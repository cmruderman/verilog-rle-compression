==> flow/design.v <==
module rle_enc (clk, rst, rd_req , recv_ready ,send_ready, in_data , out_data, end_of_stream ,wr_req);
input clk,rst; 				 
input recv_ready,send_ready;		 
input [7:0] in_data;			 
input end_of_stream ;			 
output [23:0] out_data;			 
output rd_req,wr_req;			 
reg rd_reg,wr_reg;			 
reg [22:0] bit_count;			 
reg [3:0] shift_count;			 
reg value_type;				 
reg [7:0] shift_buf;			 
reg [3:0] state;
reg [3:0] next_state;
reg new_bitstream; 			 
parameter INIT  = 4'b0000,REQUEST_INPUT = 4'b0001,WAIT_INPUT = 4'b0010,COUNT_BITS = 4'b0011,
SHIFT_BITS = 4'b0100,COUNT_DONE = 4'b0101,WAIT_OUTPUT = 4'b0110, RESET_COUNT = 4'b0111, READ_INPUT  = 4'b1000;
always @(state or recv_ready or send_ready or end_of_stream or bit_count or new_bitstream or shift_count) begin  
	case(state)
		INIT: begin
			next_state = REQUEST_INPUT;
		end
		REQUEST_INPUT: begin
			if(recv_ready) next_state = WAIT_INPUT;
			else if(end_of_stream  && bit_count) next_state = COUNT_DONE;
			else next_state = REQUEST_INPUT;
		end
		WAIT_INPUT: next_state = READ_INPUT ;
		READ_INPUT : next_state = COUNT_BITS;
		COUNT_BITS: next_state = SHIFT_BITS;
		SHIFT_BITS:
		begin
			if(new_bitstream) next_state = COUNT_DONE;
			else begin
				if(shift_count == 7) next_state = REQUEST_INPUT;
				else next_state = COUNT_BITS;
			end
		end
		COUNT_DONE:
		begin
			if(send_ready) next_state = WAIT_OUTPUT ;
			else next_state = COUNT_DONE;
		end
		WAIT_OUTPUT : next_state = RESET_COUNT ;
		RESET_COUNT : begin
			if(end_of_stream ) next_state = INIT;
			else next_state = COUNT_BITS;
		end
		default: next_state = INIT;
	endcase
end
always @(posedge clk) begin   
	if(rst) state <= INIT;
	else state <= next_state;
	case(state)
	INIT: begin
		bit_count <= 0;
		shift_buf <= 0;
		rd_reg <= 0;
		wr_reg <= 0;
		new_bitstream <= 1;
	end
	REQUEST_INPUT: begin
		rd_reg<=1;
		shift_count<=0;  
	end
	WAIT_INPUT: begin
		rd_reg<=0;
	end
	READ_INPUT : begin
		shift_buf<=in_data;
	end
	COUNT_BITS: begin
		if(new_bitstream) begin
			value_type<=shift_buf[0];
			bit_count<=bit_count+1;
			new_bitstream<=0;
		end
		else begin
			if(shift_buf[0] == value_type) begin
				bit_count<=bit_count+1;
			end
			else begin
				new_bitstream<=1;
			end
		end
	end
	SHIFT_BITS: begin
		if(!new_bitstream) begin
			shift_buf<=(shift_buf>>1);			
			shift_count<=shift_count+1;
		end
	end
	COUNT_DONE: begin
		wr_reg<=1;
	end
	WAIT_OUTPUT : begin  
		wr_reg<=0;
	end
	RESET_COUNT : begin
		bit_count<=0;
	end
	endcase
end
assign rd_req = rd_reg;
assign wr_req = wr_reg;
assign out_data[23] = value_type;
assign out_data[22:0] = bit_count[22:0];
endmodule
# == From RTL to reports: rle_enc ==
# Tool output for the design above, in the order of the flow.
# Lines are those of the file above, counted from 1.
# Cell names lack the library's common part.
# A cell with - has no value.
# design
top_module,rle_enc
clk_port,clk
cell_library,sky130hd
lib_corner,tt_025C_1v80

# == Word level ==
# Yosys after proc, flatten, opt, wreduce and memory -nomap, before mapping. Memory bits, and registers merged into a memory's read port (data or address), are not among the register bits. Print and check cells are not counted. Equal cells are merged and count once.
# word_totals
output_inout_bits,26
register_bits,43
input_bits,13
elab_cells,56
# classes
equal,12
addsub,2
reduce_logical,15
mux,19
# op_table
op,n
23-bit parallel mux with 2-bit select,1
23-bit 2-to-1 mux,2
4-bit parallel mux with 9-bit select,1
8-bit parallel mux with 3-bit select,1
1-bit by 23-bit logical AND with 1-bit output,1
23-bit by 1-bit adder with 23-bit output (second input constant),1
4-bit by 3-bit equality test with 1-bit output (second input constant),5
2-bit nonzero test,5
3-bit 2-to-1 mux,3
2-bit AND reduction,4
4-bit by 2-bit equality test with 1-bit output (second input constant),2
4-bit parallel mux with 2-bit select,1
8-bit 2-to-1 mux,1
2-bit OR reduction,3
1-bit parallel mux with 2-bit select,3
2-bit 2-to-1 mux,3
4-bit by 1-bit adder with 4-bit output (second input constant),1
4-bit by 1-bit equality test with 1-bit output (second input constant),1
4-bit equality test (second input constant),1
4-bit zero test,1
4-bit 2-to-1 mux,1
3-bit != test (second input constant),1
3-bit nonzero test,1
2-bit != test (second input constant),1
1-bit 2-to-1 mux,2
1-bit equality test,1

# == Logic depth ==
# Depth = most cells in a row (Yosys ltp): at word level without a register or memory, in the mapped netlist without a sequential cell, where the memories' decode and read muxes count.
# depth
depth_word,4
abc_area,0
ltp_mapped,6

# == After synthesis ==
# The flow's flattened synthesis, as Yosys stat reports it; memories are mapped. The netlist is that of the ABC_AREA named above (0 if unset); the other value can give another one.
# types
type,n,area_total_um2
edfxtp_1,39,1.17E+03
dfxtp_1,9,180.173
nor2_1,27,101.347
xnor2_1,9,78.826
a21oi_1,13,65.062
a22o_1,7,61.309
xor2_1,6,52.55
nand3_1,10,50.048
nand4_1,7,43.792
nand2_1,11,41.29
and2_1,6,37.536
ha_1,3,37.536
or4_1,5,37.536
nor2b_1,5,31.28
or3_1,5,31.28
o31ai_1,4,30.029
and4_1,3,26.275
clkbuf_1,7,26.275
# Not listed: further types 24, cells in them 43.
# mapped
cell_count,219
ff_cells,48
area_um2,2382.3

# == Timing after synthesis ==
# OpenSTA on the mapped netlist: ideal clock, no wires. The path of least setup slack (recovery checks aside). Input and output delay are each 20% of the period. Register names are those of the netlist, which keeps one name where synthesis merged equal registers.
# synth_timing
path_type,reg2reg
startpoint,register state
endpoint,register bit_count[0]
stages,6
tclk_ps,3360
path_slack_ps,911
t_required_ps,2949
delay_ps,2449
setup_ps,411
arrival_ps,2038
t_first_pin_ps,0
path_buffers,2
period_less_setup_slack_ps,2449
# "delay_ps" is the arrival time less input delay plus setup time.
# "stages": output pins that drive a net of the path, with the launching flip-flop's if there is one; two outputs of one cell count as two.
# "period_less_setup_slack_ps" = period - worst setup slack (recovery checks aside). The figure is calculated, with input and output delays left at 20% of the set period.
# Where an end lacks its bit number, it is one bit of the signal, or one of the new flip-flops if synthesis recoded a state register.
# A register here has more assigning lines than the two given.
# synth_between
path_cell_list,dfxtp_1 -> clkbuf_1 -> or2_2 -> clkbuf_8 -> nor2_1 -> a21oi_1
# synth_lines
element,line_no,text
from (decl),13,reg [3:0] state;
from (assign),53,if(rst) state <= INIT;
from (assign),54,else state <= next_state;
to (assign),76,bit_count<=bit_count+1;
to (assign),81,bit_count<=bit_count+1;
to (decl),9,reg [22:0] bit_count;
# No chain of elaborated cells between the ends is given.

# == Path in the finished layout ==
# From the final timing report of run A: the path of least setup slack in the routed layout; clock arrival at registers is part of the times.
# The path's times are printed in steps of 10 ps; the period is the one set.
# layout_timing
path_type,reg2reg
startpoint,register bit_count[3]
endpoint,register bit_count[19]
stages,5
arrival_ps,2420
path_buffers,0
t_required_ps,3190
t_first_pin_ps,390
setup_ps,140
path_slack_ps,770
tclk_ps,2960
# Between the ends stands the longest chain of elaborated cells between them, by number of cells; it is not shown to be the way that was timed. Of several equally long chains one is given.
# A line is the first line of the expression or statement that the cell stems from. Yosys adds cells for indexed reads and writes and turns some case tables into memories.
# A register here has more assigning lines than the two given.
# layout_between
path_cell_list,edfxtp_1 -> nand3_2 -> or4_1 -> or4_1 -> a21oi_1
elab_chain_len,4
# layout_lines
element,line_no,text
from (decl),9,reg [22:0] bit_count;
from (assign),76,bit_count<=bit_count+1;
from (assign),81,bit_count<=bit_count+1;
23-bit by 1-bit adder with 23-bit output,81,
23-bit 2-to-1 mux,80,if(shift_buf[0] == value_type) begin
23-bit 2-to-1 mux,74,if(new_bitstream) begin
23-bit parallel mux with 2-bit select,55,case(state)
to (assign),76,
to (assign),81,
to (decl),9,

# Stored flow runs of rle_enc (2 of them; Yosys, OpenROAD, sky130hd). They differ in their settings and are not a sequence. Constraints: input delay and output delay 20% of the set period each, output load 0.01 pF.
# "period_reached_ps" is the run's clock period less its worst setup slack. It is reckoned from that one timing run; input and output delays stay at 20% of the period that was set.
# By "worst_path_allowed_less_slack_ps" is meant the share of the clock period that the worst setup path is allowed (20% is reserved at inputs, 20% at outputs), minus its slack. Clock arrival times at its registers enter into it.
# By "power_total_uw" is meant OpenSTA's value without simulated activity: inputs other than the clock are taken to toggle once in ten clock periods, and the tool carries that through the logic.
# "worst_path_allowed_less_slack_ps" is known to 10 ps.
# Among the settings, - means not set for that run.
item,run A,run B
period_ns,2.96,5.05
CORE_UTILIZATION,70,60
SETUP_SLACK_MARGIN,0.31,0.16
PLACE_DENSITY_LB_ADDON,0.05,0.11
ABC_AREA,0,1
CTS_CLUSTER_DIAMETER,164,-
CAP_MARGIN,0,20
SLEW_MARGIN,35,20
CORE_MARGIN,2,2
CELL_PAD_IN_SITES_DETAIL_PLACEMENT,-,0
TNS_END_PERCENT,-,35
GPL_ROUTABILITY_DRIVEN,-,1
CTS_CLUSTER_SIZE,-,78
MIN_ROUTING_LAYER,-,met1
final_hold_ws_ps,479,430
power_total_uw,1370,863.7
worst_path_allowed_less_slack_ps,2190,1380
worst_path_kind,reg2reg,reg2out
setup_tns_ps,0,0
layout_stdcell_area_um2,2836.5,2990.4
finish.utilization_pct,85.7,75.3
yosys.chip_area_um2,2382.3,2448.6
period_reached_ps,2186,2393
dieArea_um2,3885.7,4607.7
ws_setup_ps,774,2657
